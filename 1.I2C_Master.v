==> flow/design.v <==
module i2c_master (
  input clk, rst, newd,
  input [6:0] addr,
  input op,    
  inout sda,   
  output scl,   
  input [7:0] din,
  output [7:0] dout,
  output reg busy, ack_err, done
);
  reg scl_t = 0;   
  reg sda_t = 0;
  parameter sys_freq = 40000000;  
  parameter i2c_freq = 100000;   
  parameter clk_count4 = (sys_freq/i2c_freq);  
  parameter clk_count1 = clk_count4/4;   
  integer count1 = 0;  
  reg i2c_clk = 0;
  reg [1:0] pulse = 0;    
  always@(posedge clk)
    begin
      if(rst) begin
        pulse <= 0;
        count1 <= 0;
      end
      else if (busy == 1'b0) begin   
        pulse <= 0;
        count1 <= 0;
      end
      else if (count1 == clk_count1 - 1 ) begin  
        pulse <= 1;
        count1 <= count1 + 1;
      end
      else if (count1 == clk_count1*2 - 1) begin  
        pulse <= 2;
        count1 <= count1 +1; 
      end
      else if (count1 == clk_count1*3 - 1) begin  
        pulse <= 3;
        count1 <= count1 + 1;
      end
      else if (count1 == clk_count1*4 - 1) begin  
        pulse <= 0;
        count1 <= 0;
      end
      else begin
        count1 <= count1 + 1;
      end        
    end
  reg [3:0] bitcount = 0;
  reg [7:0] data_addr = 0, data_tx = 0;
  reg r_ack= 0;
  reg [7:0] rx_data = 0;
  reg sda_en = 0;    
  typedef enum logic [3:0]{idle = 0, start = 1, write_addr = 2, ack_1 = 3, write_data = 4, read_data = 5, stop = 6, ack_2 = 7, master_ack = 8} state_type;
  state_type state = idle;
  always@(posedge clk) begin
    if(rst) begin
      bitcount <= 0;
      data_addr <= 0;
      data_tx <= 0;
      scl_t   <= 1;
      sda_t   <= 1;
      state   <= idle;
      busy    <= 0;
      ack_err <= 0;
      done    <= 0;
    end
    else 
      begin
        case (state)
          idle: 
            begin
              done <= 0;
              if(newd == 1)       
                begin
                data_addr <= {addr, op};
                data_tx	  <= din;
                busy      <= 1;
                state     <= start;
                ack_err   <= 0;
                end 
              else
                begin
                  data_addr <= 0;
                  data_tx   <= 0;
                  busy      <= 0;
                  state     <= idle;
                  ack_err   <= 0;
                end
            end
          start:
            begin
              sda_en <= 1;   
              case (pulse)
                0: begin scl_t <= 1'b1; sda_t <= 1'b1; end     
                1: begin scl_t <= 1'b1; sda_t <= 1'b1; end
                2: begin scl_t <= 1'b1; sda_t <= 1'b0; end
                3: begin scl_t <= 1'b1; sda_t <= 1'b0; end
              endcase
              if (count1 == clk_count1*4 - 1) begin
                state <= write_addr;
                scl_t <= 1'b0;        
              end
              else
                state <=  start;   
            end
          write_addr :
            begin
              sda_en <= 1'b1;    
              if(bitcount <= 7) 
                begin
                  case (pulse)
                    0: begin scl_t <= 1'b0; sda_t <= 1'b0; end
                    1: begin scl_t <= 1'b0; sda_t <= data_addr [7 - bitcount]; end  
                    2: begin scl_t <= 1'b1; end
                    3: begin scl_t <= 1'b1; end
                  endcase
                  if (count1 == clk_count1*4 - 1)
                  begin
                      state <= write_addr;  
                      scl_t <= 1'b0;
                      bitcount <= bitcount + 1;
                  end
                  else
                  begin
                      state <= write_addr;
                  end
                end
              else
                begin
                  state <= ack_1;
                  bitcount <=  0;
                  sda_en <= 0;    
                end
            end
          ack_1:
            begin
              sda_en <=  0 ;  
              case (pulse)
                  0: begin scl_t <= 0; sda_t <= 0;end     
                  1: begin scl_t <= 0; sda_t <= 0;end
                  2: begin scl_t <= 1; sda_t <= 0; r_ack <= 0; end   
                  3: begin scl_t <= 1;end
              endcase
              if (count1 == clk_count1*4 - 1)
                begin
                  if (r_ack == 1'b0 && data_addr[0] == 1'b0) begin   
                    state <=  write_data;  
                    sda_t <= 1'b0;    
                    sda_en <= 1'b1;   
                    bitcount <= 0;
                    end
                  else if (r_ack == 1'b0 && data_addr[0] == 1'b1) begin
                    state <= read_data;
                    sda_t <= 1'b1;   
                    sda_en <= 1'b0;  
                    bitcount <= 0;
                  end
                  else   
                    begin
                    state <= stop;
                    sda_en <= 1'b1;   
                    ack_err <= 1'b1;   
                    end
                end
              else
                begin
                  state <= ack_1;
                end
            end
           write_data:
            begin
              sda_en <= 1'b1;
              if(bitcount <= 7)
                begin
                  case (pulse)
                    0: begin scl_t <= 0; end
                    1: begin scl_t <= 0; sda_en <= 1; sda_t <= data_tx[7- bitcount]; end   
                    2: begin scl_t <= 1; end 
                    3: begin scl_t <= 1; end
                  endcase
                  if (count1 == clk_count1*4 - 1) 
                  begin
                      state <= write_data;
                      scl_t <= 1'b0;
                      bitcount <= bitcount + 1;
                  end
                  else
                  begin
                      state <= write_data;
                  end
                end
              else
                begin
                  state <= ack_2;    
                  bitcount <= 0;
                  sda_en <= 0;  
                end
            end
          read_data:
            begin
              sda_en <= 1'b0;   
              if(bitcount <= 7)
                begin
                  case (pulse) 
                      0: begin scl_t <= 0; sda_t <= 0; end
                      1: begin scl_t <= 0; sda_t <= 0; end
                      2: begin scl_t <= 1;  rx_data[7:0] <= (count1 == 200) ? {rx_data[6:0], sda} : rx_data; end    
                      3: begin scl_t <= 1; end
                  endcase
                  if(count1 == clk_count1*4 - 1)
                    begin
                      state <= read_data;
                      scl_t <= 0;         
                      bitcount <= bitcount + 1;
                    end
                  else
                    state <= read_data;
                end
              else
                begin
                  state <= master_ack;
                  bitcount <= 0;
                  sda_en <= 1;
                end       
            end
           master_ack : 
                   begin
                      sda_en <= 1'b1;
                                case(pulse)
                                 0: begin scl_t <= 1'b0; sda_t <= 1'b1; end
                                 1: begin scl_t <= 1'b0; sda_t <= 1'b1; end
                                 2: begin scl_t <= 1'b1; sda_t <= 1'b1; end 
                                 3: begin scl_t <= 1'b1; sda_t <= 1'b1; end
                                 endcase
                                if(count1  == clk_count1*4 - 1)
                                  begin
                                      sda_t <= 1'b0;
                                      state <= stop;
                                      sda_en <= 1'b1;  
                                  end
                                 else
                                  begin
                                    state <= master_ack;
                                  end
                   end
          ack_2:
            begin
              sda_en <= 0;  
              case(pulse)
                0: begin scl_t <= 0; sda_t <= 0; end
                1: begin scl_t <= 0; sda_t <= 0; end
                2: begin scl_t <= 1; sda_t <= 1; r_ack <= 1'b0; end  
                3: begin scl_t <= 1; end
              endcase
                  if(count1 == clk_count1*4 - 1)
                    begin
                      sda_t <= 0;
                      sda_en <= 1;
                      if (r_ack == 1'b0 )
                        begin
                          state <= stop;
                          ack_err <= 1'b0;
                        end
                      else
                        begin
                          state <= stop;
                          ack_err <= 1'b1;   
                        end
                    end
                  else
                    begin
                      state <= ack_2;
                    end
            end
        stop:
          begin
            sda_en <= 1'b1;  
            case (pulse)
              0: begin scl_t <= 1; sda_t <= 0; end
              1: begin scl_t <= 1; sda_t <= 0; end
              2: begin scl_t <= 1; sda_t <= 1; end
              3: begin scl_t <= 1; sda_t <= 1; end
            endcase
            if( count1 == clk_count1*4 - 1) 
              begin
                state <= idle;
                scl_t <= 0;
                busy <= 0;
                sda_en <= 1;   
                done <= 1;
              end
            else
              state <= stop;
           end
        endcase
        end
       end
                assign sda = (sda_en == 1) ? (sda_t == 0) ? 1'b0: 1'b1 : 1'bz;     
                assign scl = scl_t;
                assign dout = rx_data;
endmodule
# == Step by step through the tools: i2c_master ==
# The steps from the RTL of i2c_master to its reports follow in flow order.
# Lines are those of the file above, counted from 1.
# Cell names lack the library's common part.
# A cell with - has no value.
# design
design,i2c_master
clock_port,clk
cell_library,sky130hd
pvt_corner,tt_025C_1v80

# == Elaborated design ==
# Source: Yosys, flattened and elaborated, memories not mapped. Widths are those after wreduce. Registers that Yosys merges into a memory's read port (data or address) are not register bits. Print and check cells do not count.
# op_classes
add_sub_neg,3
compare,1
eq_ne,32
shift,2
reduce_logical,33
n_logic,4
n_mux,70
# ops
operator,n
2-to-1 mux 32 bit,4
== test 32 x 10 -> 1 bit (second input constant),2
== test 32 x 9 -> 1 bit (second input constant),2
case mux 4 bit (select 9 bit),1
2-to-1 mux 1 bit,36
adder 32 x 2 -> 32 bit (second input constant),1
== test 32 x 8 -> 1 bit (second input constant),1
2-to-1 mux 4 bit,7
!= test 2 bit (second input constant),9
== test 4 x 3 -> 1 bit (second input constant),4
indexed select 8 x 5 -> 1 bit,2
2-to-1 mux 8 bit,2
OR reduction 3 bit,5
2-to-1 mux 2 bit,7
OR reduction 2 bit,6
case mux 1 bit (select 2 bit),6
AND reduction 5 bit,2
nonzero test 9 bit,1
== test 4 x 2 -> 1 bit (second input constant),2
nonzero test 4 bit,2
AND reduction 8 bit,1
nonzero test 8 bit,1
case mux 4 bit (select 2 bit),1
case mux 1 bit (select 8 bit),1
!= test 2 x 1 -> 1 bit (second input constant),3
AND reduction 2 bit,3
!= test 3 bit (second input constant),2
nonzero test 3 bit,2
# Not listed: further kinds 21, cells in them 29.
# word_totals
ff_bits,73
wordCells,160
output_inout_bits,13

# == Logic depth ==
# Yosys ltp: most cells in a row. Word level: on the elaborated netlist, between registers, memories and ports. Mapped: between sequential cells and ports; inverters and the memories' decode and read muxes count.
# depth
depth_word,7
ABC_AREA,0
ltp_mapped,9
mapped_depth_nobuf,7

# == After synthesis ==
# Yosys stat after the flow's synthesis: flattened, memories mapped to cells. It holds for the ABC_AREA given above (unset counts as 0); a run with the other value may have another netlist.
# types
type,n,type_area_um2
dfxtp_1,62,1241.19
edfxtp_1,8,240.23
nor2_1,55,206.448
xor2_1,18,157.651
a22o_1,16,140.134
xnor2_1,13,113.859
nand2_1,28,105.101
mux4_2,4,90.086
nand3_1,18,90.086
clkbuf_1,20,75.072
nor4_1,10,62.56
a21oi_1,11,55.053
and3_1,8,50.048
o21ai_0,10,50.048
inv_1,12,45.043
nor3_1,9,45.043
nand4_1,7,43.792
or3_1,7,43.792
# Other cell types: 36; their cells: 58.
# synth_totals
flip_flops,70
cells,374
synth_area_um2,3343.2

# == Worst setup path after synthesis ==
# OpenSTA on the mapped netlist: ideal clock, no wires. The path of least setup slack (recovery checks aside). Input and output delay are each 20% of the period. Register names are those of the netlist, which keeps one name where synthesis merged equal registers.
# synth_path
kind,reg2reg
start,register state[0]
end,register rx_data[0]
n_path_buf,1
t_required_ps,2925
delay_ps,2632
t_first_pin_ps,0
driving_pins,5
tclk_ps,3320
t_arrival_ps,2237
setup_time_ps,395
setup_slack_ps,688
synth_period_reached_ps,2632
# "delay_ps" = arrival - input delay + setup time.
# "driving_pins" counts driving pins, that of a launching flip-flop among them; a cell with two outputs on the path counts twice.
# "synth_period_reached_ps" = period - worst setup slack (recovery checks aside). The figure is calculated, with input and output delays left at 20% of the set period.
# The rows between start and end are the longest chain of elaborated cells between them; the timing report does not say that the signal goes this way. Where chains are equally long, one stands for them.
# Each line given opens the expression or statement behind the cell; cells for indexed reads and writes are added by Yosys, which also makes memories of some case tables.
# A register here has more assigning lines than the two given.
# synth_via
cell_sequence,dfxtp_1 > clkbuf_1 > clkinv_1 > or4b_2 > nor4_1
elab_chain_cells,2
cone_cells,2
# synth_lines
item,line,text
"start, declared",56,state_type state = idle;
"start, assigned",64,state   <= idle;
"start, assigned",80,state     <= start;
== test 4 x 3 -> 1 bit,71,case (state)
AND reduction 5 bit,-,
"end, assigned",209,"2: begin scl_t <= 1;  rx_data[7:0] <= (count1 == 200) ? {rx_data[6:0], sda} : rx_data; end"
"end, declared",53,reg [7:0] rx_data = 0;

# == Worst path after layout ==
# Path of least setup slack in the final report of job 1 (OpenROAD, finished layout, wires in). Where an end is a register, its clock arrival counts in the times.
# The path's times are printed in steps of 10 ps; the period is the one set.
# layout_path
kind,reg2reg
start,register count1[1]
end,register bitcount[0]
t_arrival_ps,2600
setup_slack_ps,-630
driving_pins,9
setup_time_ps,60
t_first_pin_ps,350
n_path_buf,1
tclk_ps,1680
t_required_ps,1970
# The rows between start and end are the longest chain of elaborated cells between them; the timing report does not say that the signal goes this way. Where chains are equally long, one stands for them.
# A register here has more assigning lines than the two given.
# layout_via
cell_sequence,dfxtp_2 > ha_4 > nand3_2 > or4_1 > or3_4 > a211o_4 > buf_6 > or3_4 > a21oi_2
elab_chain_cells,4
cone_cells,8
# layout_lines
item,line,text
"start, declared",17,integer count1 = 0;
"start, assigned",32,count1 <= count1 + 1;
"start, assigned",36,count1 <= count1 +1;
== test 32 x 10 -> 1 bit,119,if (count1 == clk_count1*4 - 1)
2-to-1 mux 4 bit,119,
2-to-1 mux 4 bit,111,if(bitcount <= 7)
case mux 4 bit (select 2 bit),71,case (state)
"end, assigned",123,bitcount <= bitcount + 1;
"end, assigned",187,bitcount <= bitcount + 1;
"end, declared",50,reg [3:0] bitcount = 0;

# Below are 2 stored runs of the flow (Yosys, OpenROAD; platform sky130hd) on i2c_master, each with its settings and what was measured, unordered. Constraints: input delay and output delay 20% of the set period each, output load 0.01 pF.
# "achievedPeriod_ps" = clock period - worst setup slack. The figure is calculated, with input and output delays left at 20% of the set period.
# "worst_path_allowed_less_slack_ps" is the time allowed to the run's worst setup path (the clock period less input and output delay, where it has them) less its slack. Clock arrival times count: a late capture clock shortens it, a late launch clock lengthens it.
# "final_power_w" rests on the timing tool's default activity at the inputs, not on a simulated workload.
# "worst_path_allowed_less_slack_ps" is given in steps of 10 ps.
# A setting shown as n/a is not set for that run.
# Among the results, n/a means that no value is shown for the run.
run,period_ns,CORE_UTILIZATION,SETUP_SLACK_MARGIN,PLACE_DENSITY,CORE_ASPECT_RATIO,CORE_MARGIN,TNS_END_PERCENT,CTS_CLUSTER_SIZE,CAP_MARGIN,SLEW_MARGIN,CELL_PAD_IN_SITES_DETAIL_PLACEMENT,GPL_TIMING_DRIVEN,setup_worst_slack_ps,ws_hold_ps,util_pct,yosys_chip_area_um2,worst_path_allowed_less_slack_ps,worst_setup_path_type,die_um2,final_stdcell_area_um2,final_power_w,achievedPeriod_ps,tns_setup_ps
job 1,1.68,33,-0.13,0.71,0.92,10,85,45,40,20,n/a,n/a,-627,75,49.0,3343.2,2310,reg2reg,14559.9,4872.2,0.004945,2307,-23598
job 2,3.48,51,0.1,0.5,n/a,2,n/a,n/a,20,5,2,0,n/a,n/a,n/a,n/a,n/a,n/a,n/a,n/a,n/a,n/a,n/a
# Job 2: incomplete, placement halted on DPL-0033
