==> flow/design.v <==
module i2c_slave (
input scl, clk, rst,
inout sda,
output reg ack_err, done, busy
);
  typedef enum logic [3:0] {idle = 0, read_addr = 1, send_ack1 = 2, send_data = 3, master_ack = 4, read_data  = 5, send_ack2 = 6, wait_p = 7, detect_stop = 8 } state_type;
  state_type state = idle;
  reg [7:0] mem [128];
  reg [7:0] r_addr;
  reg [6:0] addr;
  reg r_mem = 0;
  reg w_mem = 0;
  reg [7:0] dout;
  reg [7:0] din;
  reg sda_t;
  reg sda_en;
  reg [3:0] bitcnt = 0;
  always@(posedge clk) 
    begin
      if(rst)
        begin
          for (int i=0; i<128; i++)
            begin
            mem[i] = i;
          end
          dout <= 8'h0;
        end
      else if (r_mem == 1'b1) 
        begin
          dout <= mem[addr];
        end
      else if (w_mem == 1'b1)
        begin
          mem[addr] <= din;
        end
    end
  parameter sys_freq =  40000000;
  parameter i2c_freq = 100000;
  parameter clk_count4 = (sys_freq/i2c_freq);
  parameter clk_count1 = clk_count4/4;
  integer count1 = 0;
  reg i2c_clk = 0;
  reg [1:0] pulse = 0;
  always@(posedge clk)
    begin
      if (rst)
        begin
          pulse <= 0;
          count1 <= 0;
        end
      else if (busy == 1'b0)
        begin
          pulse <= 2;
          count1 <= 202;
        end
      else if (count1 == clk_count1 - 1)
        begin
          pulse <= 1;
          count1 = count1 + 1;
        end
      else if (count1 == clk_count1*2 - 1)
        begin
          pulse <= 2;
          count1 <= count1 + 1;
        end
      else if (count1  == clk_count1*3 - 1)
        begin
          pulse <= 3;
          count1 <= count1 + 1;
        end
      else if (count1  == clk_count1*4- 1)
        begin
          pulse <= 0;
          count1 <= 0;
        end
      else
        begin
          count1 <= count1 + 1;
        end
    end
  reg scl_t;
  wire start;
  always@(posedge clk)
    begin
      scl_t <= scl;
    end
  assign start = ~scl & scl_t;   
  reg r_ack;
  always@(posedge clk) 
    begin
      if (rst)
        begin
          bitcnt <= 0;
          state <= idle;
          r_addr <= 7'b0000000;
          sda_en <= 1'b0;
          sda_t <= 1'b0;
          addr <= 0;
          r_mem <= 0;
          din <= 8'h0;
          ack_err <= 0;
          done <= 0;
          busy <= 0;
        end
      else
        begin
          case (state)
            idle :
              begin
                if (scl == 1'b1 && sda == 1'b0)  
                  begin
                    busy <= 1'b1;
                    state <= wait_p;
                  end
                else
                  begin
                    state <= idle;
                  end
              end
            wait_p :
              begin
                if (pulse == 2'b11 && count1 == 399)   
                  state <= read_addr;
                else 
                  state <= wait_p;
              end
            read_addr: 
              begin
                sda_en <= 0;
                if (bitcnt <= 7 )
                  begin
                    case(pulse)
                      0: begin end
                      1: begin end
                      2: begin r_addr <= (count1 == 200) ? {r_addr [6:0] , sda} : r_addr; end
                      3: begin end
                    endcase
                    if (count1 == clk_count1*4 - 1)
                      begin
                        state <= read_addr;
                        bitcnt <= bitcnt + 1;
                      end
                    else
                      begin
                        state <= read_addr;
                      end
                  end
                else
                  begin
                    state <= send_ack1;
                    bitcnt <= 0;
                    sda_en <= 1'b1;   
                    addr <= r_addr [7:1];   
                  end
              end
            send_ack1:
              begin
                case (pulse)
                  0: begin sda_t <= 0; end
                  1: begin end
                  2: begin end
                  3: begin end
                endcase
                if (count1 == clk_count1*4 - 1)
                  begin
                    if (r_addr[0] == 1'b1)   
                      begin
                        state <= send_data;
                        r_mem <= 1'b1;
                      end
                    else
                      begin
                        state <= read_data;
                        r_mem <= 1'b0;
                      end
                  end
                else
                  begin
                    state <= send_ack1;
                  end
              end
            read_data:
              begin
                sda_en <= 1'b0;  
                if (bitcnt <=7)
                  begin
                    case (pulse)
                    0: begin end
                    1: begin end
                    2: begin din<= (count1 == 200) ? {din[6:0] , sda} : din; end
                    3: begin end
                    endcase
                    if (count1 == clk_count1*4 - 1)
                      begin 
                        state <= read_data;
                        bitcnt <= bitcnt + 1;
                      end
                    else
                      begin
                        state <= read_data;
                      end
                  end
                else
                  begin
                    state <= send_ack2;
                    bitcnt <= 0;
                    sda_en <= 1;
                    w_mem <= 1;
                  end
              end
            send_ack2:
              begin
                case (pulse)
                  0: begin sda_t <= 0; end
                  1: begin w_mem <= 1'b0; end
                  2: begin end
                  3: begin end
                endcase
                if (count1 == clk_count1*4 -1 )
                  begin
                    state <= detect_stop;
                    sda_en <= 1'b0;
                  end
                else
                  begin
                    state <= send_ack2;
                  end
              end
            send_data:
              begin
              sda_en <= 1'b1;
              if(bitcnt <= 7)
                begin 
                  r_mem <= 0;   
                  case (pulse)
                    0: begin end
                    1: begin sda_t <= (count1 == 100) ? dout [7-bitcnt] : sda_t; end
                    2: begin end
                    3: begin end
                  endcase
                  if(count1 == clk_count1*4 - 1)
                    begin
                      state <= send_data;
                      bitcnt <= bitcnt + 1;
                    end
                  else
                    begin
                      state <= send_data;
                    end
                end
                else 
                  begin
                    state <= master_ack;
                    bitcnt <= 0;
                    sda_en <= 0;
                  end            
            end
            master_ack: 
              begin 
                case (pulse)
                  0: begin end
                  1: begin end
                  2: begin r_ack <= (count1 == 200)? sda : r_ack; end
                  3: begin end
                endcase
        if (count1 == clk_count1*4 - 1)
            begin
              if (r_ack == 1'b1)  
                begin
                  ack_err <= 0;
                  state <= detect_stop;
                  sda_en <= 0;
                end
              else
                begin
                  ack_err <= 1'b1;
                  state <= detect_stop;
                  sda_en <= 0;
                end
            end
          else
            begin
              state <= master_ack;
            end
        end
            detect_stop :
              begin
                if (pulse == 2'b11 && count1 == 399)
                  begin
                    state <= idle;
                    busy <= 0;
                    done <= 1;
                  end
                else
                  state <= detect_stop;
              end
            default: state <= idle;
      endcase
     end       
  end
   assign sda = (sda_en == 1'b1) ? sda_t : 1'bz;
endmodule
# Tool chain data of i2c_slave
# The steps from the RTL of i2c_slave to its reports follow in flow order.
# Line numbers count from 1 in the design file above.
# Cell names lack the library's common part.
# A cell with n/a has no value.
# inputs
design	i2c_slave
clk_port	clk
lib	sky130hd
pvt_corner	tt_025C_1v80

# Word-level counts
# Yosys after proc, flatten, opt, wreduce and memory -nomap, before mapping. Print and check cells are not counted.
# word_totals
wordCells	515
out_inout_bits	4
inputBits	3
regBits	1105
# classes
mux	46
equal	156
cmp	1
add_sub_neg	3
bitwise	5
n_shift	1
n_reduce_logical	157
# op_table
operator	n
8-bit case mux with 128-bit select	1
7-bit equality test with constant B	64
3-bit AND reduction	130
7-bit by 6-bit equality test with 1-bit output with constant B	32
32-bit 2-to-1 mux	4
7-bit by 5-bit equality test with 1-bit output with constant B	16
32-bit by 10-bit equality test with 1-bit output with constant B	2
32-bit by 8-bit equality test with 1-bit output with constant B	2
32-bit by 9-bit equality test with 1-bit output with constant B	2
7-bit by 4-bit equality test with 1-bit output with constant B	8
4-bit case mux with 9-bit select	1
32-bit by 2-bit adder with 32-bit output with constant B	1
7-bit by 3-bit equality test with 1-bit output with constant B	4
4-bit 2-to-1 mux	6
2-bit inequality test with constant B	8
4-bit by 3-bit equality test with 1-bit output with constant B	4
4-bit AND reduction	4
1-bit 2-to-1 mux	16
3-bit 2-to-1 mux	5
7-bit by 2-bit equality test with 1-bit output with constant B	2
2-bit 2-to-1 mux	7
2-bit AND reduction	5
2-bit OR reduction	4
4-bit by 2-bit equality test with 1-bit output with constant B	2
8-bit by 5-bit variable part select with 1-bit output	1
8-bit 2-to-1 mux	1
1-bit case mux with 2-bit select	4
7-bit by 1-bit equality test with 1-bit output with constant B	1
# Not listed: further kinds 22, cells in them 32.

# Depth
# Yosys ltp: most cells in a row. Word level: on the elaborated netlist, between registers, memories and ports. Mapped: between sequential cells and ports; inverters and the memories' decode and read muxes count.
# logic_depth
word_depth	6
abc_area	0
mapped_depth	13
ltp_nobuf	7

# Mapped cells and area
# The flow's flattened synthesis, as Yosys stat reports it; memories are mapped. The netlist is that of the ABC_AREA named above (0 if unset); the other value can give another one.
# synth_totals
sequential_area_um2	22121.2
yosys_area_um2	48271.3
flip_flops	1104
cell_count	6055
# types
cell	n	area_total_um2
dfxtp_1	1102	2.21E+04
nand2_1	1632	6.13E+03
a21oi_1	554	2.77E+03
nand3_1	533	2.67E+03
mux2i_1	176	1761.69
a22oi_1	222	1.67E+03
clkbuf_1	317	1.19E+03
nor2_1	294	1.1E+03
o211ai_1	124	930.893
a32oi_1	76	665.638
buf_2	120	600.576
o22ai_1	77	481.712
o21ai_0	92	460.442
nand3b_1	60	450.432
nand4_1	60	375.36
a22o_1	32	280.269
nor4_1	38	237.728
nor3_1	46	230.221
# Other cell types: 75; their cells: 500.

# Timing after synthesis
# Path of least setup slack by OpenSTA after synthesis, without wires, with an ideal clock, recovery checks aside; 20% of the period is set as input and as output delay. Where synthesis merged equal registers, the netlist keeps one of their names.
# synth_path
path_kind	register to register
startpoint	register addr[5]
endpoint	register dout[6]
stages	11
arrival_time_ns	2.231
delay_ns	2.370
setup_time_ns	0.139
slack_ns	1.131
clock_period_ns	3.5
period_less_setup_slack_ns	2.369
# "delay_ns" = arrival - input delay + setup time.
# "stages" counts driving pins, that of a launching flip-flop among them; a cell with two outputs on the path counts twice.
# "period_less_setup_slack_ns" = period - worst setup slack (recovery checks aside). The figure is calculated, with input and output delays left at 20% of the set period.
# The rows between start and end are the longest chain of elaborated cells between them; the timing report does not say that the signal goes this way. Where chains are equally long, one stands for them.
# Each line given opens the expression or statement behind the cell; cells for indexed reads and writes are added by Yosys, which also makes memories of some case tables.
# synth_via
path_cell_list	dfxtp_1 > buf_6 > buf_6 > buf_4 > buf_2 > mux2_1 > a22oi_1 > o22ai_1 > or4_1 > nor4_1 > a41oi_1
elab_chain_len	2
cone_cells	129
classes_between	127 x eq/ne; 1 x mux; 1 x reduce/logical
# synth_lines
element	line_no	rtl
start: declaration	10	reg [6:0] addr;
start: assignment	98	addr <= 0;
start: assignment	153	addr <= r_addr [7:1];
7-bit equality test	30	dout <= mem[addr];
8-bit case mux with 128-bit select	30
end: assignment	26	dout <= 8'h0;
end: assignment	30
end: declaration	13	reg [7:0] dout;

# Worst path after layout
# From the final timing report of flow run 2: the path of least setup slack in the routed layout; clock arrival at registers is part of the times.
# layout_path
path_kind	register to register
startpoint	register addr[6]
endpoint	register dout[3]
setup_time_ns	0.12
arrival_time_ns	4.29
clock_period_ns	2.57
slack_ns	-1.01
stages	12
# The rows between start and end are the longest chain of elaborated cells between them; the timing report does not say that the signal goes this way. Where chains are equally long, one stands for them.
# layout_via
path_cell_list	dfxtp_4 > buf_6 > buf_4 > buf_4 > nor2b_1 > a22oi_2 > o32ai_2 > nor4_4 > nand4_1 > nor4_4 > buf_4 > o21ai_2
elab_chain_len	2
cone_cells	129
classes_between	127 x eq/ne; 1 x mux; 1 x reduce/logical
# layout_lines
element	line_no	rtl
start: declaration	10	reg [6:0] addr;
start: assignment	98	addr <= 0;
start: assignment	153	addr <= r_addr [7:1];
7-bit equality test	30	dout <= mem[addr];
8-bit case mux with 128-bit select	30
end: assignment	26	dout <= 8'h0;
end: assignment	30
end: declaration	13	reg [7:0] dout;

# Design i2c_slave on sky130hd. What follows are 2 stored runs of the flow, each under its own settings; their order means nothing. The constraints put input and output delay at 20% of the set period each and load the outputs with 0.01 pF.
# "achieved_period_ns" means the clock period less the worst setup slack. The figure is calculated, with input and output delays left at 20% of the set period.
# "worst_path_ns" is the time allowed to the run's worst setup path (the clock period less input and output delay, where it has them) less its slack. Clock arrival times count: a late capture clock shortens it, a late launch clock lengthens it.
# "total_power_uw": no workload was simulated; the value follows from the tool's default switching activity.
# Among the settings, . means not set for that run.
# Results: . = not shown.
stored run	period_ns	CORE_UTILIZATION	PLACE_DENSITY_LB_ADDON	CORE_ASPECT_RATIO	CELL_PAD_IN_SITES_DETAIL_PLACEMENT	CAP_MARGIN	SLEW_MARGIN	MAX_ROUTING_LAYER	CORE_MARGIN	SETUP_SLACK_MARGIN	CELL_PAD_IN_SITES_GLOBAL_PLACEMENT	CTS_CLUSTER_SIZE	post_synth_area_um2	design_die_area_um2	cell_area_final_um2	util_pct	final_setup_ws_ns	tns_ns	fin_hold_ws_ns	total_power_uw	achieved_period_ns	worst_path_ns	path_kind
flow run 1	3.29	67	0.26	1.57	1	35	10	met5	2	.	.	.	.	.	.	.	.	.	.	.	.	.	.
flow run 2	2.57	24	.	.	0	20	20	.	2	0.62	3	73	48271.3	204734.0	70303.7	35.2	-1.005	-8.111	0.044	38819	3.575	3.58	register to register
# Flow run 1: incomplete, placement halted on DPL-0033
